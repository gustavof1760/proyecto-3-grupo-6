==> flow/design.v <==
`timescale 1ns / 1ps
module Tecla_Salida(
  input clk,reset,rx_done_tick,
  input [7:0] CodigoTecla_salida,
  output reg Codigo_c,Codigo_t,Codigo_p,Codigo_enter,Codigo_arriba,Codigo_abajo,Codigo_izq,Codigo_der
  );
reg [7:0] Hex_codigo;
reg [7:0] Tecla_off;
reg [7:0] Tecla_sig;
always @(posedge clk) begin
    if(reset) begin
    		 Hex_codigo <= 8'h00;
        end
    else begin
		   if((rx_done_tick) && (Tecla_off != 8'hf0))
         begin
            Hex_codigo <= CodigoTecla_salida;
           end
        else if((rx_done_tick) && (CodigoTecla_salida == 8'hf0))
        		Hex_codigo <= 0;
        else begin
            Hex_codigo<=Hex_codigo;
            end
    end
end
reg [1:0] contador;
always@(posedge clk) begin
	if(reset) begin
				contador<=0;
			  end
	 else if((rx_done_tick) && (CodigoTecla_salida != 8'hf0) )begin
					contador<=contador+1;
					end
	 else if((rx_done_tick) && (CodigoTecla_salida == 8'hf0))begin
					contador<=0;
					end
	 else
			contador<=contador;
end
always @(posedge clk) begin
    if(reset) begin
    		Tecla_off <= 8'h00;
        end
    else begin
        if((rx_done_tick) && (CodigoTecla_salida==8'hf0))begin
           Tecla_off <= CodigoTecla_salida[7:0];
           end
        else if(contador==1)begin
              Tecla_off <= 8'h00;
            end
        else begin
        		Tecla_off <= Tecla_off;
           end
    end
end
always @(posedge clk) begin
    if(reset) begin
          Codigo_c<=0;Codigo_abajo<=1'b0;
          Codigo_t<=0;Codigo_arriba<=1'b0;
          Codigo_p<=0;Codigo_izq<=1'b0;
          Codigo_enter<=0;Codigo_der<=1'b0;
        end
    else begin
        case(Hex_codigo)
        8'h21: begin    
                    Codigo_c<=1'b1;
                      end
        8'h2c: begin    
                    Codigo_t<=1'b1;
                      end
        8'h4d: begin    
                    Codigo_p<=1'b1;
                      end
        8'h5a: begin    
                    Codigo_enter<=1'b1;
                             end
        8'h75: begin
               Codigo_arriba<=1'b1;
               end
        8'h72: begin
                Codigo_abajo<=1'b1;
                end
        8'h6B: begin
                 Codigo_izq<=1'b1;
                 end
        8'h74: begin
                 Codigo_der<=1'b1;
                 end
        default: begin
                  Codigo_c<=0;Codigo_abajo<=1'b0;
                  Codigo_t<=0;Codigo_arriba<=1'b0;
                  Codigo_p<=0;Codigo_izq<=1'b0;
                  Codigo_enter<=0;Codigo_der<=1'b0;
                end
        endcase
		  end
end
endmodule
`timescale 1ns / 1ps
module Top_Teclado(
  input clk,reset,
  input ps2d,ps2c, rx_en,
  output c,t,p,enter,arriba,abajo,izquierda,derecha
  );
    wire [7:0] salida;
    wire rx_done_tick;
         ps2_receptor  PS2(
             .clk(clk),.reset(reset),
             .ps2d(ps2d),.ps2c(ps2c), .rx_en(rx_en),
             .rx_done_tick(rx_done_tick),
             .salida(salida)
             );
          Tecla_Salida  Tecla(
              .clk(clk),
              .reset(reset),
              .rx_done_tick(rx_done_tick),
              .CodigoTecla_salida(salida),
              .Codigo_c(c),
              .Codigo_t(t),
              .Codigo_p(p),
              .Codigo_enter(enter),
              .Codigo_arriba(arriba),
              .Codigo_abajo(abajo),
              .Codigo_izq(izquierda),
              .Codigo_der(derecha)
              );
endmodule
`timescale 1ns / 1ps
module ps2_receptor(
    input clk,reset,
    input ps2d,ps2c,rx_en,
    output reg rx_done_tick,
    output wire [7:0] salida
    );
      localparam [1:0] idle=2'b00, dps=2'b01 , load=2'b10 ;
      reg [1:0] state_reg, state_sig;
      reg [7:0] filter_reg;
      wire [7:0] filter_sig;
      reg f_ps2c_reg ;
      wire f_ps2c_sig ;
      reg [3:0] n_reg , n_sig ;
      reg [10:0] b_reg , b_sig ;
      wire fall_edge ;
always @(posedge clk, posedge reset)
    if (reset)
        begin
            filter_reg  <= 0;
            f_ps2c_reg <= 0;
        end
    else begin
            filter_reg<= filter_sig;
            f_ps2c_reg<= f_ps2c_sig;
        end
assign filter_sig = {ps2c, filter_reg[7:1]};
assign f_ps2c_sig = (filter_reg==8'b11111111) ? 1'b1 : (filter_reg == 8'b00000000) ? 1'b0 : f_ps2c_reg;
assign fall_edge = f_ps2c_reg & ~f_ps2c_sig;
always @(posedge clk, posedge reset)
      if (reset)
          begin
              state_reg <= idle;
              n_reg <= 0 ;
              b_reg <= 0 ;
          end
      else begin
              state_reg <= state_sig ;
              n_reg <= n_sig;
              b_reg <= b_sig;
      end
always @* begin
          state_sig = state_reg;
          rx_done_tick = 1'b0;
          n_sig = n_reg;
          b_sig = b_reg;
      case (state_reg)
      idle:
            if (fall_edge & rx_en)
            begin
                b_sig = { ps2d, b_reg [10:1]} ;
                n_sig = 4'b1001;
                state_sig = dps;
            end
      dps: 
            if (fall_edge) begin
                b_sig = { ps2d , b_reg [10:1] };
                if (n_reg==0)
                    state_sig = load;
                else
                    n_sig = n_reg - 1 ;
            end
      load: 
            begin
                  state_sig = idle;
                  rx_done_tick = 1'b1 ;
            end
      endcase
end
assign salida = b_reg[8:1];
endmodule
=== Tool chain data of Top_Teclado ===
Tool output for the design above, in the order of the flow.
Lines are those of the file above, counted from 1.
Operators carry their Yosys type and port widths (W data, S select, Z words).
Cell names lack the library's common part.
Not given: n/a

* Top module: Top_Teclado
* Clock: clk
* Standard-cell library: sky130hd
* Library corner: tt_025C_1v80

=== After elaboration ===
Yosys after proc, flatten, opt, wreduce and memory -nomap, before mapping. Memory bits, and registers merged into a memory's read port (data or address), are not among the register bits. Print and check cells are not counted. Equal cells are merged and count once.

* Bits in registers: 52
* Input port bits: 5
* Output and inout port bits: 8

* Add/sub/neg operators: 2
* Equality and inequality tests: 19
* Multiplexer cells: 28
* Bitwise gates (word level): 3
* Reduce/logical cells: 22

{| class="wikitable"
|+ Operators by type and width
! cell !! count
|-
| $reduce_or A7 Y1 || 8
|-
| $eq A8 B7 Y1 const B || 6
|-
| $mux W8 || 4
|-
| $pmux W11 S2 || 1
|-
| $mux W11 || 2
|-
| $eq A8 B6 Y1 const B || 2
|-
| $eq A8 B8 Y1 const B || 2
|-
| $ne A8 B8 Y1 const B || 2
|-
| $pmux W1 S2 || 8
|-
| $mux W4 || 3
|-
| $mux W2 || 5
|-
| $reduce_bool A2 Y1 || 4
|-
| $reduce_and A4 Y1 || 2
|-
| $logic_not A8 Y1 || 1
|-
| $pmux W4 S2 || 1
|-
| $ne A2 B1 Y1 const B || 3
|-
| $pmux W2 S3 || 1
|-
| $eq A2 B1 Y1 const B || 2
|-
| $sub A4 B1 Y4 const B || 1
|-
| $logic_not A4 Y1 || 1
|-
| $logic_and A1 B1 Y1 || 3
|-
| $reduce_and A3 Y1 || 1
|-
| $reduce_bool A3 Y1 || 1
|-
| $mux W1 || 3
|-
| $and A1 B1 Y1 || 2
|-
| $add A2 B1 Y2 const B || 1
|-
| $eq A2 B2 Y1 const B || 1
|-
| $ne A2 B2 Y1 const B || 1
|}

Other operator kinds: 2; their cells: 2.

=== Logic depth ===
Yosys ltp: most cells in a row. Word level: on the elaborated netlist, between registers, memories and ports. Mapped: between sequential cells and ports; inverters and the memories' decode and read muxes count.

* Word-level depth: 8
* ABC_AREA: 0
* Mapped depth: 7

=== Synthesis result ===
Source: synth_stat.txt of the flow (Yosys; design flattened, memories mapped). It holds for the ABC_AREA given above (unset counts as 0); a run with the other value may have another netlist.
The area totals of this step are shown rounded.

{| class="wikitable"
|+ Cells by type
! cell type !! count !! area in all (µm²)
|-
| dfrtp_1 || 25 || 625.6
|-
| dfxtp_1 || 26 || 520.499
|-
| mux2_2 || 12 || 135.13
|-
| nor2_1 || 25 || 93.84
|-
| a22oi_1 || 8 || 60.058
|-
| a21oi_1 || 8 || 40.038
|-
| and2_1 || 6 || 37.536
|-
| nand2_1 || 10 || 37.536
|-
| a31oi_1 || 5 || 31.28
|-
| and3_1 || 5 || 31.28
|-
| nand2b_1 || 5 || 31.28
|-
| nor4bb_1 || 3 || 30.029
|-
| dfstp_2 || 1 || 26.275
|-
| nor4b_1 || 3 || 26.275
|-
| and4bb_2 || 2 || 25.024
|-
| ha_1 || 2 || 25.024
|-
| nand3_1 || 5 || 25.024
|-
| nand4_1 || 4 || 25.024
|}

Not listed: further types 28, cells in them 47.

* Standard cells after synthesis: 202
* Mapped area: 2150 µm²
* Sequential part of the area: 1170 µm²
* Flip-flops: 52

The figures by module come from a second, unflattened synthesis with its own total; it is not the netlist above.

* Cells (unflattened synthesis): 216
* Area (unflattened synthesis): 2340 µm²

Each row is one instance without its submodules.

{| class="wikitable"
|+ Modules
! module !! times used !! cells !! area (µm²)
|-
| Tecla_Salida || 1 || 125 || 1210
|-
| ps2_receptor || 1 || 91 || 1140
|-
| Top_Teclado || 1 || 0 || 0.0
|}

=== Worst setup path after synthesis ===
Source: OpenSTA report_checks on the synthesized netlist (no wires, ideal clock, input and output delay 20% of the period each), path of least setup slack; recovery checks are left aside. Register names are those of the netlist, which keeps one name where synthesis merged equal registers.

* Kind: register to register
* Start: register PS2.state_reg
* End: register PS2.b_reg[10]
* Clock period: 2120 ps
* Data arrival time: 1533 ps
* Data required time: 1995 ps
* Setup slack: 463 ps
* Delay of the path: 1658 ps
* Stages: 5
* Buffers on the path: 1
* Period reached after synthesis: 1657 ps

"delay of the path" is the arrival time less input delay plus setup time.
"stages": output pins that drive a net of the path, with the launching flip-flop's if there is one; two outputs of one cell count as two.
"period reached after synthesis" is the clock period less the worst setup slack; recovery checks do not enter. This is arithmetic on one report: input and output delays are still those of the set period (20% each).
An end named without its bit number is one bit of that signal or, where synthesis recoded a state register, one of its new flip-flops.

* Path through: dfstp_2 mux2_2 nand4_1 buf_2 mux2_2

{| class="wikitable"
|+ RTL lines, path post-synthesis
! what !! RTL line !! source
|-
| from (decl) || 136 || <nowiki>reg [1:0] state_reg, state_sig;</nowiki>
|-
| from (assign) || 160 || <nowiki>state_reg <= idle;</nowiki>
|-
| from (assign) || 165 || <nowiki>state_reg <= state_sig ;</nowiki>
|-
| to (assign) || 162 || <nowiki>b_reg <= 0 ;</nowiki>
|-
| to (assign) || 167 || <nowiki>b_reg <= b_sig;</nowiki>
|-
| to (decl) || 142 || <nowiki>reg [10:0] b_reg , b_sig ;</nowiki>
|}

Chain of elaborated cells between the ends: none given.

=== Worst path after layout ===
From the final timing report of run 1: the path of least setup slack in the routed layout; clock arrival at registers is part of the times.
The path's times are printed in steps of 10 ps; the period is the one set.

* Kind: register to register
* Start: register PS2.state_reg
* End: register PS2.b_reg[7]
* Clock period: 1860 ps
* Data arrival time: 1830 ps
* Data required time: 2060 ps
* Setup slack: 230 ps
* Stages: 6
* Buffers on the path: 2

An end named without its bit number is one bit of that signal or, where synthesis recoded a state register, one of its new flip-flops.

* Path through: dfstp_2 mux2_4 nand4_1 buf_6 buf_8 mux2_4

{| class="wikitable"
|+ RTL lines, path post-layout
! what !! RTL line !! source
|-
| from (decl) || 136 || <nowiki>reg [1:0] state_reg, state_sig;</nowiki>
|-
| from (assign) || 160 || <nowiki>state_reg <= idle;</nowiki>
|-
| from (assign) || 165 || <nowiki>state_reg <= state_sig ;</nowiki>
|-
| to (assign) || 162 || <nowiki>b_reg <= 0 ;</nowiki>
|-
| to (assign) || 167 || <nowiki>b_reg <= b_sig;</nowiki>
|-
| to (decl) || 142 || <nowiki>reg [10:0] b_reg , b_sig ;</nowiki>
|}

Chain of elaborated cells between the ends: none given.

==> runs of Top_Teclado <==
Measured results for Top_Teclado: 2 stored runs of the Yosys and OpenROAD flow on sky130hd. The settings differ; the order carries no meaning. The constraints put input and output delay at 20% of the set period each and load the outputs with 0.01 pF.
"achieved clock period": clock period set for the run, less the worst setup slack. It is reckoned from that one timing run; input and output delays stay at 20% of the period that was set.
"critical setup path time" is the time allowed to the run's worst setup path (the clock period less input and output delay, where it has them) less its slack. Clock arrival times count: a late capture clock shortens it, a late launch clock lengthens it.
"total design power": no workload was simulated; the value follows from the tool's default switching activity.
"critical setup path time" is known to 10 ps.
Results are given in rounded form.

=== Run 1 ===
{| class="wikitable"
! Setting !! Value
|-
| period_ns || 1.86
|-
| CORE_UTILIZATION || 24
|-
| SETUP_SLACK_MARGIN || 0.36
|-
| PLACE_DENSITY_LB_ADDON || 0.08
|-
| HOLD_SLACK_MARGIN || -0.07
|-
| GPL_ROUTABILITY_DRIVEN || 0
|-
| CAP_MARGIN || 0
|-
| CORE_MARGIN || 2
|-
| SLEW_MARGIN || 20
|-
! Result !! Value
|-
| Achieved clock period || 1633 ps
|-
| Total die area || 9750 µm²
|-
| Critical setup path time || 1630 ps
|-
| Kind of the worst setup path || register to register
|-
| Total design power || 0.00188 W
|-
| Final worst hold slack || 469 ps
|-
| Worst setup slack after layout || 227 ps
|-
| Synthesis area || 2150 µm²
|-
| Post-route setup TNS || 0 ps
|-
| Final design utilization || 34.3%
|-
| Standard-cell area after routing || 2990 µm²
|}

=== Run 2 ===
{| class="wikitable"
! Setting !! Value
|-
| period_ns || 1.72
|-
| CORE_UTILIZATION || 48
|-
| CAP_MARGIN || 20
|-
| CORE_MARGIN || 2
|-
| SLEW_MARGIN || 20
|-
! Result !! Value
|-
| Achieved clock period || 1656 ps
|-
| Total die area || 5040 µm²
|-
| Critical setup path time || 1660 ps
|-
| Kind of the worst setup path || register to register
|-
| Total design power || 0.00201 W
|-
| Final worst hold slack || 427 ps
|-
| Worst setup slack after layout || 64 ps
|-
| Synthesis area || 2150 µm²
|-
| Post-route setup TNS || 0 ps
|-
| Final design utilization || 61.5%
|-
| Standard-cell area after routing || 2660 µm²
|}
