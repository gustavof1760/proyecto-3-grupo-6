==> flow/design.v <==
`timescale 1ns / 1ps
module Lectura(clk, reset, entrada, MUX_AD, Fin_Lectura, state, a_d, cs, rd, wr, ts, enable_Reg);
	input clk, entrada, reset ; 
	output a_d, cs, rd, wr, ts, MUX_AD, Fin_Lectura, enable_Reg;
	output[2:0] state; 
	reg [2:0] state_sig, state; 
	reg [1:0] valor_cuenta; 
	reg carga_temp, enable_Reg, Fin_Lectura, a_d, cs, rd, wr, ts, MUX_AD;
	wire cuenta_terminada;  
parameter [2:0] RR_0 = 3'b000;
parameter [2:0] RR_1 = 3'b001;
parameter [2:0] RR_2 = 3'b010;
parameter [2:0] RR_3 = 3'b011;
parameter [2:0] RR_4 = 3'b100;
parameter [2:0] RR_5 = 3'b101;
parameter [2:0] RR_6 = 3'b110;
parameter [2:0] RR_7 = 3'b111; 
Temporizador Lectura_Timer(clk, reset, carga_temp, valor_cuenta, cuenta_terminada);
	always @(state or entrada or cuenta_terminada) begin
		case(state)
			RR_0: {carga_temp, valor_cuenta, state_sig} = {1'b1, 2'b10, entrada ? RR_1 : RR_0};
			RR_1: {carga_temp, valor_cuenta, state_sig} = {1'b1, 2'b10, RR_2};
			RR_2: {carga_temp, valor_cuenta, state_sig} = {cuenta_terminada, 2'b01, cuenta_terminada ? RR_3 : RR_2};
			RR_3: {carga_temp, valor_cuenta, state_sig} = {cuenta_terminada, 2'b11, cuenta_terminada ? RR_4 : RR_3};
			RR_4: {carga_temp, valor_cuenta, state_sig} = {cuenta_terminada, 2'b10, cuenta_terminada ? RR_5 : RR_4};
			RR_5: {carga_temp, valor_cuenta, state_sig} = {cuenta_terminada, 2'b11, cuenta_terminada ? RR_6 : RR_5};
			RR_6: {carga_temp, valor_cuenta, state_sig} = {cuenta_terminada, 2'b00, cuenta_terminada ? RR_7 : RR_6};
			RR_7: {carga_temp, valor_cuenta, state_sig} = {1'b1, 2'b00, RR_0};
			default: {carga_temp, valor_cuenta, state_sig} = {1'b0, 2'b00, RR_0};
		endcase
	end
	always @(state or entrada or cuenta_terminada) begin
		case(state)
			RR_0: {a_d, cs, rd, wr, MUX_AD, Fin_Lectura, ts, enable_Reg} = {1'b1, 1'b1, 1'b1, 1'b1, 1'b0, 1'b0, 1'b0, 1'b0};
			RR_1: {a_d, cs, rd, wr, MUX_AD, Fin_Lectura, ts, enable_Reg} = {1'b0, 1'b1, 1'b1, 1'b1, 1'b0, 1'b0, 1'b0, 1'b0};
			RR_2: {a_d, cs, rd, wr, MUX_AD, Fin_Lectura, ts, enable_Reg} = {1'b0, 1'b0, 1'b1, 1'b0, 1'b0, 1'b0, 1'b0, 1'b0};
			RR_3: {a_d, cs, rd, wr, MUX_AD, Fin_Lectura, ts, enable_Reg} = {1'b0, 1'b1, 1'b1, 1'b1, 1'b0, 1'b0, 1'b0, 1'b0};
			RR_4: {a_d, cs, rd, wr, MUX_AD, Fin_Lectura, ts, enable_Reg} = {1'b1, 1'b1, 1'b1, 1'b1, 1'b1, 1'b0, 1'b1, 1'b0};
			RR_5: {a_d, cs, rd, wr, MUX_AD, Fin_Lectura, ts, enable_Reg} = {1'b1, 1'b0, 1'b0, 1'b1, 1'b1, 1'b0, 1'b1, 1'b1};
			RR_6: {a_d, cs, rd, wr, MUX_AD, Fin_Lectura, ts, enable_Reg} = {1'b1, 1'b1, 1'b1, 1'b1, 1'b1, 1'b0, 1'b1, 1'b0};
			RR_7: {a_d, cs, rd, wr, MUX_AD, Fin_Lectura, ts, enable_Reg} = {1'b1, 1'b1, 1'b1, 1'b1, 1'b1, 1'b1, 1'b1, 1'b0};
			default: {a_d, cs, rd, wr, MUX_AD, Fin_Lectura, ts, enable_Reg} = {1'b1, 1'b1, 1'b1, 1'b1, 1'b1, 1'b0, 1'b1, 1'b0};
		endcase
	end
	always @(posedge clk, posedge reset) begin
		if (reset) begin
		state <= RR_0;
		end
		else begin
		state <= state_sig;
		end
	end
endmodule
`timescale 1ns / 1ps
module Temporizador(clk, reset, carga_temp, temp_sel, listo);
input clk, reset, carga_temp;
input [1:0] temp_sel;
output listo;
reg [3:0] contador;
reg [3:0] contador_sig;
reg listo;
parameter [3:0] Ts_ad = 4'd3;
parameter [3:0] Tc_ac = 4'd7;
parameter [3:0] Tw = 4'd12;
always@(reset or carga_temp or temp_sel or listo or contador) 
    begin
        casex({reset, carga_temp, temp_sel, listo})
        5'b1xxxx: contador_sig = 4'b0;
        5'b0101x: contador_sig = Ts_ad;
        5'b0110x: contador_sig = Tc_ac;
        5'b0111x: contador_sig = Tw;
        5'b00xx0: contador_sig = contador - 1'b1;
        5'b00xx1: contador_sig = contador;
        default: contador_sig = contador;
        endcase
    end
always @(posedge clk) 
    begin
         contador <= contador_sig;
    end
always @* 
    begin
        listo = !(|contador) ;  
    end
endmodule
# --- Tool chain data of Lectura ---
# Tool output for the design above, in the order of the flow.
# Line numbers count from 1 in the design file above.
# Operators: Yosys type, input widths -> output width; for muxes data width and select width s.
# Cell names lack the library's common part.
design:
  top_module: "Lectura"
  clock: "clk"
  cell_library: "sky130hd"
  corner: "tt_025C_1v80"

# --- Word-level counts ---
# Counts by Yosys on the flattened word-level netlist (proc, flatten, opt, wreduce; memories kept). Register bits leave out memories and registers merged into their read ports (data or address). Print and check cells are left out.
# Memory sizes are those after Yosys's memory passes, which may raise the word count (mostly to a power of two), join words into wider ones and drop unused or constant bits.
bits:
  latch_bits: 0
  ff_bits: 7
  rom_bits: 64
  in_bits: 3
  memories: 1
  clocked_rd_ports_x_width: 0
  ram_bits: 0
  elab_cells: 27
mem_list:
  columns: ["memory", "size", "word_bits", "rd", "write_ports", "line_no", "rtl"]
  rows:
  - ["(no name shown)", 8, 8, 1, 0, 33, "case(state)"]
classes:
  bitwise: 0
  mul: 0
  mux: 8
  n_eq: 10
  n_addsub: 1
  n_cmp: 0
  reduce_logical: 5
  n_div: 0
  shift: 0
op_table:
  columns: ["op", "count"]
  rows:
  - ["$pmux 6 s8", 1]
  - ["$pmux 4 s5", 1]
  - ["$eq 3x3->1 const B", 4]
  - ["$eq 4x3->1 const B", 3]
  - ["$eq 3x2->1 const B", 2]
  - ["$logic_not 3->1", 2]
  - ["$reduce_bool 5->1", 1]
  - ["$sub 4x1->4 const B", 1]
  - ["$reduce_or 4->1", 1]
  - ["$mux 1", 4]
  - ["$eq 3x1->1 const B", 1]
  - ["$mux 3", 1]
  - ["$mux 2", 1]
  - ["$logic_not 1->1", 1]

# --- Depth ---
# Longest topological path by Yosys (ltp), each cell counted once; first at word level (registers and memories cut), then after technology mapping (sequential cells cut; the memories' decode and read muxes count).
depth:
  ltp_word: 5
  ABC_AREA: 0
  depth_mapped: 6
  depth_no_buf: 6

# --- Mapped cells and area ---
# Source: synth_stat.txt of the flow (Yosys; design flattened, memories mapped). It holds for the ABC_AREA given above (unset counts as 0); a run with the other value may have another netlist.
mapped:
  buffers: 5
  cells: 65
  ffs: 7
  sequential_area_um2: 195.2
  synth_area_um2: 514.2
by_type:
  columns: ["type", "count", "type_area_um2"]
  rows:
  - ["edfxtp_1", 4, 120.115]
  - ["dfrtp_1", 3, 75.072]
  - ["a21oi_1", 9, 45.043]
  - ["o21ai_0", 8, 40.038]
  - ["nor2_1", 8, 30.029]
  - ["ha_1", 2, 25.024]
  - ["nand2_1", 6, 22.522]
  - ["inv_1", 5, 18.768]
  - ["buf_4", 2, 15.014]
  - ["mux2_2", 1, 11.261]
  - ["or3b_4", 1, 11.261]
  - ["buf_2", 2, 10.01]
  - ["nand3_1", 2, 10.01]
  - ["nor3_1", 2, 10.01]
  - ["a22o_1", 1, 8.758]
  - ["a32oi_1", 1, 8.758]
  - ["o22a_1", 1, 8.758]
  - ["xnor2_1", 1, 8.758]
# Not listed: further types 6, cells in them 6.
# The figures by module come from a second, unflattened synthesis with its own total; it is not the netlist above.
hier_totals:
  cells_unflattened: 63
  hier_area_um2: 563.0
# Each row is one instance without its submodules.
modules:
  columns: ["mod", "mod_seq_area_um2", "area_um2", "cells", "n_inst"]
  rows:
  - ["Temporizador", 120.1, 285.3, 29, 1]
  - ["Lectura", 75.1, 277.8, 34, 1]

# --- Worst setup path after synthesis ---
# Path of least setup slack by OpenSTA after synthesis, without wires, with an ideal clock, recovery checks aside; 20% of the period is set as input and as output delay. Where synthesis merged equal registers, the netlist keeps one of their names.
synth_timing:
  path_type: "register -> output"
  from: "reg state[0]"
  to: "out rd"
  launch_ns: 0.000
  path_slack_ns: 0.127
  driving_pins: 5
  path_delay_ns: 1.289
  out_delay_ns: 0.354
  arrival_ns: 1.289
  t_required_ns: 1.416
  tclk_ns: 1.77
  synth_period_reached_ns: 1.643
# "path_delay_ns" is the arrival time less input delay plus setup time.
# At an output port there is no setup time.
# "driving_pins" counts driving pins, that of a launching flip-flop among them; a cell with two outputs on the path counts twice.
# "synth_period_reached_ns" = period - worst setup slack (recovery checks aside). The figure is calculated, with input and output delays left at 20% of the set period.
# The rows between start and end are the longest chain of elaborated cells between them; the timing report does not say that the signal goes this way. Where chains are equally long, one stands for them.
# Each line given opens the expression or statement behind the cell; cells for indexed reads and writes are added by Yosys, which also makes memories of some case tables.
# The chain passes a memory read, where the word-level depth is cut; so it can be longer than that depth.
synth_between:
  cell_sequence: "dfrtp_1 buf_2 clkinv_1 nor3_1 inv_1"
  elab_chain_len: 1
synth_lines:
  columns: ["element", "line_no", "rtl"]
  rows:
  - ["start, declared", 5, "output[2:0] state;"]
  - ["start, assigned", 47, "state <= RR_0;"]
  - ["start, assigned", 50, "state <= state_sig;"]
  - ["$mem_v2 8x8", 33, "case(state)"]
  - ["end, declared", 4, "output a_d, cs, rd, wr, ts, MUX_AD, Fin_Lectura, enable_Reg;"]
# Some nets on the timed path still bear RTL names; the line given drives or declares the net.
synth_named_nets:
  columns: ["net", "line_no"]
  rows:
  - ["enable_Reg", 33]

# --- Worst path after layout ---
# From the final timing report of job 1: the path of least setup slack in the routed layout; clock arrival at registers is part of the times.
layout_timing:
  path_type: "register -> register"
  from: "reg Lectura_Timer.contador[1]"
  to: "reg state[0]"
  arrival_ns: 1.73
  path_slack_ns: -0.58
  tclk_ns: 1.03
  driving_pins: 7
  t_required_ns: 1.14
  launch_ns: 0.25
  setup_time_ns: 0.14
# The rows between start and end are the longest chain of elaborated cells between them; the timing report does not say that the signal goes this way. Where chains are equally long, one stands for them.
layout_between:
  cell_sequence: "edfxtp_1 inv_2 ha_4 or3b_4 buf_6 a32oi_2 nand3_1"
  elab_chain_len: 3
layout_lines:
  columns: ["element", "line_no", "rtl"]
  rows:
  - ["start, declared", 59, "reg [3:0] contador;"]
  - ["start, assigned", 79, "contador <= contador_sig;"]
  - ["$reduce_or 4->1", 83, "listo = !(|contador) ;"]
  - ["$mux 1", 27, "RR_6: {carga_temp, valor_cuenta, state_sig} = {cuenta_terminada, 2'b00, cuenta_terminada ? RR_7 : RR_6};"]
  - ["$pmux 6 s8", 20, "case(state)"]
  - ["end, assigned", 47, "state <= RR_0;"]
  - ["end, assigned", 50, "state <= state_sig;"]
  - ["end, declared", 5, "output[2:0] state;"]

# Flow measurements of Lectura on sky130hd: 2 stored runs with different settings, listed in no order. Input and output delays are each 20% of the period that was set; the output load is 0.01 pF.
# "period_less_ws_ns" is the run's clock period less its worst setup slack. It is reckoned from that one timing run; input and output delays stay at 20% of the period that was set.
# "timing.worst_path_ns" means the part of the period allowed to the worst setup path (the constraints hold back 20% at inputs and 20% at outputs) less its slack; where the path has registers, the arrival times of their clocks count too.
# "fin_power_uw" is the tool's figure for a default switching activity; nothing was simulated.
runs:
  - name: "job 1"
    settings:
      period_ns: 1.03
      CORE_UTILIZATION: 46
      SETUP_SLACK_MARGIN: 0.17
      PLACE_DENSITY: 0.58
      TNS_END_PERCENT: 15
      GPL_ROUTABILITY_DRIVEN: 0
      CTS_CLUSTER_DIAMETER: 52
      CAP_MARGIN: 5
      CORE_MARGIN: 2
      SLEW_MARGIN: 20
    results:
      post_route_stdcell_area_um2: 927.1
      fin_power_uw: 3238
      timing.setup.ws_ns: -0.583
      timing.worst_path_ns: 1.61
      worst_path_kind: "register -> register"
      tns_ns: -7.711
      utilization_frac: 0.858
      die_um2: 1401.4
      synthArea_um2: 514.2
      period_less_ws_ns: 1.613
  - name: "job 2"
    settings:
      period_ns: 1.85
      CORE_UTILIZATION: 34
      CAP_MARGIN: 20
      CORE_MARGIN: 2
      SLEW_MARGIN: 20
    results:
      post_route_stdcell_area_um2: 718.2
      fin_power_uw: 1289
      timing.setup.ws_ns: 0.092
      timing.worst_path_ns: 1.39
      worst_path_kind: "register -> output"
      tns_ns: 0.000
      utilization_frac: 0.494
      die_um2: 1839.5
      synthArea_um2: 514.2
      period_less_ws_ns: 1.758
