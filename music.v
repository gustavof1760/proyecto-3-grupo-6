==> flow/design.v <==
`timescale 1ns / 1ps
module divide_by12(
	input [5:0] numerator,   
	output reg [2:0] quotient, 
	output [3:0] remainder
);
reg [1:0] remainder3to2;
always @(numerator[5:2])
case(numerator[5:2])
	 0: begin quotient=0; remainder3to2=0; end
	 1: begin quotient=0; remainder3to2=1; end
	 2: begin quotient=0; remainder3to2=2; end
	 3: begin quotient=1; remainder3to2=0; end
	 4: begin quotient=1; remainder3to2=1; end
	 5: begin quotient=1; remainder3to2=2; end
	 6: begin quotient=2; remainder3to2=0; end
	 7: begin quotient=2; remainder3to2=1; end
	 8: begin quotient=2; remainder3to2=2; end
	 9: begin quotient=3; remainder3to2=0; end
	10: begin quotient=3; remainder3to2=1; end
	11: begin quotient=3; remainder3to2=2; end
	12: begin quotient=4; remainder3to2=0; end
	13: begin quotient=4; remainder3to2=1; end
	14: begin quotient=4; remainder3to2=2; end
	15: begin quotient=5; remainder3to2=0; end
endcase
assign remainder[1:0] = numerator[1:0];   
assign remainder[3:2] = remainder3to2;   
endmodule
`timescale 1ns / 1ps
module music(
	input enable,
	input clk,
	output reg speaker
);
reg [30:0] tone;
wire [7:0] fullnote;
reg [8:0] clkdivider;
wire [2:0] octave;
wire [3:0] note;
always @(posedge clk)
	begin
	if (enable) 
		tone <= tone+31'd1;
	else
		tone <= 31'b0;		
	end
music_ROM get_fullnote(.clk(clk), .address(tone[29:22]), .noteout(fullnote));
divide_by12 get_octave_and_note(.numerator(fullnote[5:0]), .quotient(octave), .remainder(note));
always @*
case(note)
	 0: clkdivider = 9'd511; 
	 1: clkdivider = 9'd482; 
	 2: clkdivider = 9'd455; 
	 3: clkdivider = 9'd430; 
	 4: clkdivider = 9'd405; 
	 5: clkdivider = 9'd383; 
	 6: clkdivider = 9'd361; 
	 7: clkdivider = 9'd341; 
	 8: clkdivider = 9'd322; 
	 9: clkdivider = 9'd303; 
	10: clkdivider = 9'd286; 
	11: clkdivider = 9'd270; 
	default: clkdivider = 9'd0;
endcase
reg [8:0] counter_note;
reg [7:0] counter_octave;
always @(posedge clk) counter_note <= counter_note==0 ? clkdivider : counter_note-9'd1;
always @(posedge clk) if(counter_note==0) counter_octave <= counter_octave==0 ? 8'd255 >> octave : counter_octave-8'd1;
always @(posedge clk) if(counter_note==0 && counter_octave==0 && fullnote!=0 && tone[21:18]!=0) speaker <= ~speaker;
endmodule
`timescale 1ns / 1ps
module music_ROM(
	input clk,
	input [7:0] address,
	output reg [7:0] noteout
);
reg [7:0] note;
always @(posedge clk)
case(address)
	   0: note<= 8'd25;
     1: note<= 8'd27;
     2: note<= 8'd27;
     3: note<= 8'd25;
     4: note<= 8'd22;
     5: note<= 8'd22;
     6: note<= 8'd30;
     7: note<= 8'd30;
     8: note<= 8'd27;
     9: note<= 8'd27;
    10: note<= 8'd25;
    11: note<= 8'd25;
    12: note<= 8'd25;
    13: note<= 8'd25;
    14: note<= 8'd25;
    15: note<= 8'd25;
    16: note<= 8'd25;
    17: note<= 8'd27;
    18: note<= 8'd25;
    19: note<= 8'd27;
    20: note<= 8'd25;
    21: note<= 8'd25;
    22: note<= 8'd30;
    23: note<= 8'd30;
    24: note<= 8'd29;
    25: note<= 8'd29;
    26: note<= 8'd29;
    27: note<= 8'd29;
    28: note<= 8'd29;
    29: note<= 8'd29;
    30: note<= 8'd29;
    31: note<= 8'd29;
    32: note<= 8'd23;
    33: note<= 8'd25;
    34: note<= 8'd25;
    35: note<= 8'd23;
    36: note<= 8'd20;
    37: note<= 8'd20;
    38: note<= 8'd29;
    39: note<= 8'd29;
    40: note<= 8'd27;
    41: note<= 8'd27;
    42: note<= 8'd25;
    43: note<= 8'd25;
    44: note<= 8'd25;
    45: note<= 8'd25;
    46: note<= 8'd25;
    47: note<= 8'd25;
    48: note<= 8'd25;
    49: note<= 8'd27;
    50: note<= 8'd25;
    51: note<= 8'd27;
    52: note<= 8'd25;
    53: note<= 8'd25;
    54: note<= 8'd27;
    55: note<= 8'd27;
    56: note<= 8'd22;
    57: note<= 8'd22;
    58: note<= 8'd22;
    59: note<= 8'd22;
    60: note<= 8'd22;
    61: note<= 8'd22;
    62: note<= 8'd22;
    63: note<= 8'd22;
    64: note<= 8'd25;
    65: note<= 8'd27;
    66: note<= 8'd27;
    67: note<= 8'd25;
    68: note<= 8'd22;
    69: note<= 8'd22;
    70: note<= 8'd30;
    71: note<= 8'd30;
    72: note<= 8'd27;
    73: note<= 8'd27;
    74: note<= 8'd25;
    75: note<= 8'd25;
    76: note<= 8'd25;
    77: note<= 8'd25;
    78: note<= 8'd25;
    79: note<= 8'd25;
    80: note<= 8'd25;
    81: note<= 8'd27;
    82: note<= 8'd25;
    83: note<= 8'd27;
    84: note<= 8'd25;
    85: note<= 8'd25;
    86: note<= 8'd30;
    87: note<= 8'd30;
    88: note<= 8'd29;
    89: note<= 8'd29;
    90: note<= 8'd29;
    91: note<= 8'd29;
    92: note<= 8'd29;
    93: note<= 8'd29;
    94: note<= 8'd29;
    95: note<= 8'd29;
    96: note<= 8'd23;
    97: note<= 8'd25;
    98: note<= 8'd25;
    99: note<= 8'd23;
   100: note<= 8'd20;
   101: note<= 8'd20;
   102: note<= 8'd29;
   103: note<= 8'd29;
   104: note<= 8'd27;
   105: note<= 8'd27;
   106: note<= 8'd25;
   107: note<= 8'd25;
   108: note<= 8'd25;
   109: note<= 8'd25;
   110: note<= 8'd25;
   111: note<= 8'd25;
   112: note<= 8'd25;
   113: note<= 8'd27;
   114: note<= 8'd25;
   115: note<= 8'd27;
   116: note<= 8'd25;
   117: note<= 8'd25;
   118: note<= 8'd32;
   119: note<= 8'd32;
   120: note<= 8'd30;
   121: note<= 8'd30;
   122: note<= 8'd30;
   123: note<= 8'd30;
   124: note<= 8'd30;
   125: note<= 8'd30;
   126: note<= 8'd30;
   127: note<= 8'd30;
   128: note<= 8'd27;
   129: note<= 8'd27;
   130: note<= 8'd27;
   131: note<= 8'd27;
   132: note<= 8'd30;
   133: note<= 8'd30;
   134: note<= 8'd30;
   135: note<= 8'd27;
   136: note<= 8'd25;
   137: note<= 8'd25;
   138: note<= 8'd22;
   139: note<= 8'd22;
   140: note<= 8'd25;
   141: note<= 8'd25;
   142: note<= 8'd25;
   143: note<= 8'd25;
   144: note<= 8'd23;
   145: note<= 8'd23;
   146: note<= 8'd27;
   147: note<= 8'd27;
   148: note<= 8'd25;
   149: note<= 8'd25;
   150: note<= 8'd23;
   151: note<= 8'd23;
   152: note<= 8'd22;
   153: note<= 8'd22;
   154: note<= 8'd22;
   155: note<= 8'd22;
   156: note<= 8'd22;
   157: note<= 8'd22;
   158: note<= 8'd22;
   159: note<= 8'd22;
   160: note<= 8'd20;
   161: note<= 8'd20;
   162: note<= 8'd22;
   163: note<= 8'd22;
   164: note<= 8'd25;
   165: note<= 8'd25;
   166: note<= 8'd27;
   167: note<= 8'd27;
   168: note<= 8'd29;
   169: note<= 8'd29;
   170: note<= 8'd29;
   171: note<= 8'd29;
   172: note<= 8'd29;
   173: note<= 8'd29;
   174: note<= 8'd29;
   175: note<= 8'd29;
   176: note<= 8'd30;
   177: note<= 8'd30;
   178: note<= 8'd30;
   179: note<= 8'd30;
   180: note<= 8'd29;
   181: note<= 8'd29;
   182: note<= 8'd27;
   183: note<= 8'd27;
   184: note<= 8'd25;
   185: note<= 8'd25;
   186: note<= 8'd23;
   187: note<= 8'd20;
   188: note<= 8'd20;
   189: note<= 8'd20;
   190: note<= 8'd20;
   191: note<= 8'd20;
   192: note<= 8'd25;
   193: note<= 8'd27;
   194: note<= 8'd27;
   195: note<= 8'd25;
   196: note<= 8'd22;
   197: note<= 8'd22;
   198: note<= 8'd30;
   199: note<= 8'd30;
   200: note<= 8'd27;
   201: note<= 8'd27;
   202: note<= 8'd25;
   203: note<= 8'd25;
   204: note<= 8'd25;
   205: note<= 8'd25;
   206: note<= 8'd25;
   207: note<= 8'd25;
   208: note<= 8'd25;
   209: note<= 8'd27;
   210: note<= 8'd25;
   211: note<= 8'd27;
   212: note<= 8'd25;
   213: note<= 8'd25;
   214: note<= 8'd30;
   215: note<= 8'd30;
   216: note<= 8'd29;
   217: note<= 8'd29;
   218: note<= 8'd29;
   219: note<= 8'd29;
   220: note<= 8'd29;
   221: note<= 8'd29;
   222: note<= 8'd29;
   223: note<= 8'd29;
   224: note<= 8'd23;
   225: note<= 8'd25;
   226: note<= 8'd25;
   227: note<= 8'd23;
   228: note<= 8'd20;
   229: note<= 8'd20;
   230: note<= 8'd29;
   231: note<= 8'd29;
   232: note<= 8'd27;
   233: note<= 8'd27;
   234: note<= 8'd25;
   235: note<= 8'd25;
   236: note<= 8'd25;
   237: note<= 8'd25;
   238: note<= 8'd25;
   239: note<= 8'd25;
   240: note<= 8'd25;
   241: note<= 8'd0;
   242: note<= 8'd00;
	default: note <= 8'd0;
endcase
always @(posedge clk)
	begin
		noteout <= note - 8'd0;
	end
endmodule
**From RTL to reports: music**

What the tools print for music, step after step.
Lines are those of the file above, counted from 1.
Cell names lack the library's common part.
Not given: n/a

- Top module: music
- Clock: clk
- Cell library: sky130hd
- Corner: tt_025C_1v80

**After elaboration**

Yosys after proc, flatten, opt, wreduce and memory -nomap, before mapping. Enables and synchronous resets that opt folds into registers are not counted as muxes. Print and check cells are not counted. Equal cells are merged and count once.
Memory sizes are those after Yosys's memory passes, which may raise the word count (mostly to a power of two), join words into wider ones and drop unused or constant bits.

- Input port bits: 2
- Register bits after elaboration: 65
- Memory cells: 3
- Output and inout bits: 1
- Clocked read ports x word width: 11
- RAM bits: 0
- Bits in read-only memories: 1760
- Word-level cells: 23
- Bits in latches: 0

Memory list:

| memory | depth | bits a word | read ports | write ports | RTL line | text |
|---|---|---|---|---|---|---|
| (no name shown) | 256 | 6 | 1 | 0 | 80 | `case(address)` |
| (no name shown) | 16 | 9 | 1 | 0 | 51 | `case(note)` |
| (no name shown) | 16 | 5 | 1 | 0 | 9 | `case(numerator[5:2])` |

- Shift operators: 1
- Divide/modulo/power cells: 0
- Reduce/logical cells: 7
- $add $sub $neg: 3
- Muxes and demuxes: 2
- Order comparisons: 0
- Eq/ne operators: 0
- Bitwise gates (word level): 1
- $mul: 0

Operator list:

| operator | count |
|---|---|
| 31-bit by 1-bit adder with 31-bit output with constant B | 1 |
| 9-bit by 1-bit subtractor with 9-bit output with constant B | 1 |
| 9-bit logical NOT | 1 |
| 9-bit 2-to-1 mux | 1 |
| 8-bit by 1-bit subtractor with 8-bit output with constant B | 1 |
| 8-bit by 3-bit right shift with 8-bit output with constant A | 1 |
| 8-bit logical NOT | 1 |
| 8-bit nonzero test | 1 |
| 8-bit 2-to-1 mux | 1 |
| 4-bit nonzero test | 1 |
| 1-bit logical AND | 3 |
| 1-bit inverter | 1 |

**Logic depth**

Longest topological path by Yosys (ltp), each cell counted once; first at word level (registers and memories cut), then after technology mapping (sequential cells cut; the memories' decode and read muxes count).

- Depth in word-level cells: 4
- ABC_AREA: 0
- Mapped depth: 7
- Depth with buffers taken out: 6

**After synthesis**

The flow's flattened synthesis, as Yosys stat reports it; memories are mapped. The netlist is that of the ABC_AREA named above (0 if unset); the other value can give another one.
Totals and module areas in this step are rounded.

- Flip-flops: 65
- Standard cells after synthesis: 407
- Buffers: 23
- Sequential part of the area: 0.00139 mm^2
- Mapped area: 0.00362 mm^2

Cell types:

| type | count | total area (um^2) |
|---|---|---|
| dfxtp_1 | 56 | 1.12E+03 |
| edfxtp_1 | 9 | 270.259 |
| ha_1 | 21 | 262.752 |
| a21oi_1 | 34 | 170.163 |
| xnor2_1 | 14 | 122.618 |
| mux2i_1 | 11 | 110.106 |
| or4_1 | 14 | 105.101 |
| inv_1 | 27 | 101.347 |
| nor2_1 | 26 | 97.594 |
| o31ai_1 | 10 | 75.072 |
| nor3_1 | 14 | 70.067 |
| nand2_1 | 17 | 63.811 |
| nand2b_1 | 9 | 56.304 |
| clkbuf_1 | 14 | 52.55 |
| xor2_1 | 6 | 52.55 |
| nand3_1 | 10 | 50.048 |
| o21ai_1 | 10 | 50.048 |
| or3_1 | 8 | 50.048 |

Other cell types: 44; their cells: 97.
By module: a second synthesis without flattening, with its own total; a netlist apart from the flattened one above.

- Cell total of the unflattened synthesis: 428
- Area total of the unflattened synthesis: 0.00363 mm^2

Each row is one instance without its submodules.

Modules:

| module | instances | area (mm^2) | seq. area (mm^2) | cells |
|---|---|---|---|---|
| music | 1 | 0.00248 | 0.00105 | 285 |
| music_ROM | 1 | 0.000946 | 0.00024 | 116 |
| divide_by12 | 1 | 0.000201 | 0 | 27 |

**Path before layout**

OpenSTA on the mapped netlist: ideal clock, no wires. The path of least setup slack (recovery checks aside). Input and output delay are each 20% of the period. Register names are those of the netlist, which keeps one name where synthesis merged equal registers.

- Kind: reg2reg
- Start point: register counter_octave[0]
- End point: register counter_octave[3]
- Data arrival time: 1.887 ns
- Buffers on the path: 0
- Time at the first pin: 0.000 ns
- Delay of the path: 2.141 ns
- Period: 4.6 ns
- Stages: 7
- Path slack: 2.459 ns
- Library setup time: 0.254 ns
- Data required time: 4.346 ns
- Synthesis period reached: 2.141 ns

"delay of the path" = arrival - input delay + setup time.
"stages" counts driving pins, that of a launching flip-flop among them; a cell with two outputs on the path counts twice.
"synthesis period reached" is the clock period less the worst setup slack; recovery checks do not enter. This is arithmetic on one report: input and output delays are still those of the set period (20% each).
The rows between start and end are the longest chain of elaborated cells between them; the timing report does not say that the signal goes this way. Where chains are equally long, one stands for them.
Each line given opens the expression or statement behind the cell; cells for indexed reads and writes are added by Yosys, which also makes memories of some case tables.

- Cells stage by stage: edfxtp_1 inv_1 ha_1 or4b_1 nor4_2 o211ai_1 o21a_1
- Cells in the longest elaborated chain: 2
- Elaborated cells between the ends (all ways): 3
- Classes of those cells: add/sub: 1; mux: 1; reduce/logical: 1

Ends and longest elaborated chain, post-synthesis:

| element | RTL line | text |
|---|---|---|
| from (decl) | 67 | `reg [7:0] counter_octave;` |
| from (assign) | 69 | `always @(posedge clk) if(counter_note==0) counter_octave <= counter_octave==0 ? 8'd255 >> octave : counter_oct ...` |
| 8-bit by 1-bit subtractor with 8-bit output | 69 |  |
| 8-bit 2-to-1 mux | 69 |  |
| to (assign) | 69 |  |
| to (decl) | 67 |  |

**Worst path after layout**

From the final timing report of run 2: the path of least setup slack in the routed layout; clock arrival at registers is part of the times.

- Kind: reg2reg
- Start point: register counter_octave[0]
- End point: register counter_octave[3]
- Library setup time: 0.24 ns
- Stages: 7
- Path slack: 1.83 ns
- Data arrival time: 2.56 ns
- Period: 4.3 ns
- Buffers on the path: 0
- Time at the first pin: 0.33 ns
- Data required time: 4.39 ns

The rows between start and end are the longest chain of elaborated cells between them; the timing report does not say that the signal goes this way. Where chains are equally long, one stands for them.

- Cells stage by stage: edfxtp_1 inv_1 ha_1 or4b_1 nor4_2 o211ai_1 o21a_1
- Cells in the longest elaborated chain: 2
- Elaborated cells between the ends (all ways): 3
- Classes of those cells: add/sub: 1; mux: 1; reduce/logical: 1

Ends and longest elaborated chain, post-layout:

| element | RTL line | text |
|---|---|---|
| from (decl) | 67 | `reg [7:0] counter_octave;` |
| from (assign) | 69 | `always @(posedge clk) if(counter_note==0) counter_octave <= counter_octave==0 ? 8'd255 >> octave : counter_oct ...` |
| 8-bit by 1-bit subtractor with 8-bit output | 69 |  |
| 8-bit 2-to-1 mux | 69 |  |
| to (assign) | 69 |  |
| to (decl) | 67 |  |

Subject: music on sky130hd, stored results

Hello all,

Measured results for music: 2 stored runs of the Yosys and OpenROAD flow on sky130hd. The settings differ; the order carries no meaning. The constraints put input and output delay at 20% of the set period each and load the outputs with 0.01 pF.
"achieved period" is the run's clock period less its worst setup slack. It is reckoned from that one timing run; input and output delays stay at 20% of the period that was set.
By "allowed time less slack (worst setup path)" is meant the share of the clock period that the worst setup path is allowed (20% is reserved at inputs, 20% at outputs), minus its slack. Clock arrival times at its registers enter into it.
"total power of the final layout" is the tool's figure for a default switching activity; nothing was simulated.
Results are given in rounded form.

### Run 1

Settings: `period_ns=4.01`, `CORE_UTILIZATION=65`, `SETUP_SLACK_MARGIN=0.01`, `PLACE_DENSITY_LB_ADDON=0.02`, `HOLD_SLACK_MARGIN=0.1`, `CELL_PAD_IN_SITES_DETAIL_PLACEMENT=2`, `TNS_END_PERCENT=15`, `GPL_ROUTABILITY_DRIVEN=1`, `SLEW_MARGIN=20`, `MIN_ROUTING_LAYER=met2`, `CAP_MARGIN=20`, `CORE_MARGIN=2`

No final report: placement broke off with DPL-0033.

### Run 2

Settings: `period_ns=4.3`, `CORE_UTILIZATION=52`, `SETUP_SLACK_MARGIN=0.91`, `PLACE_DENSITY_LB_ADDON=0.16`, `CORE_ASPECT_RATIO=0.92`, `CORE_MARGIN=8`, `TNS_END_PERCENT=25`, `ABC_AREA=0`, `GPL_TIMING_DRIVEN=1`, `CTS_CLUSTER_SIZE=54`, `MAX_ROUTING_LAYER=met5`, `CAP_MARGIN=20`, `SLEW_MARGIN=20`

- Sum of negative setup slack: 0.000 ns
- Total die area: 0.00989 mm^2
- Worst setup slack after layout: 1.83 ns
- Worst hold slack: 0.326 ns
- Total power of the final layout: 1080 uW
- Standard-cell area after layout: 0.00384 mm^2
- Allowed time less slack (worst setup path): 2.47 ns
- Type of the worst setup path: reg2reg
- Achieved period: 2.474 ns
- Netlist area reported by Yosys: 0.00362 mm^2

Thanks
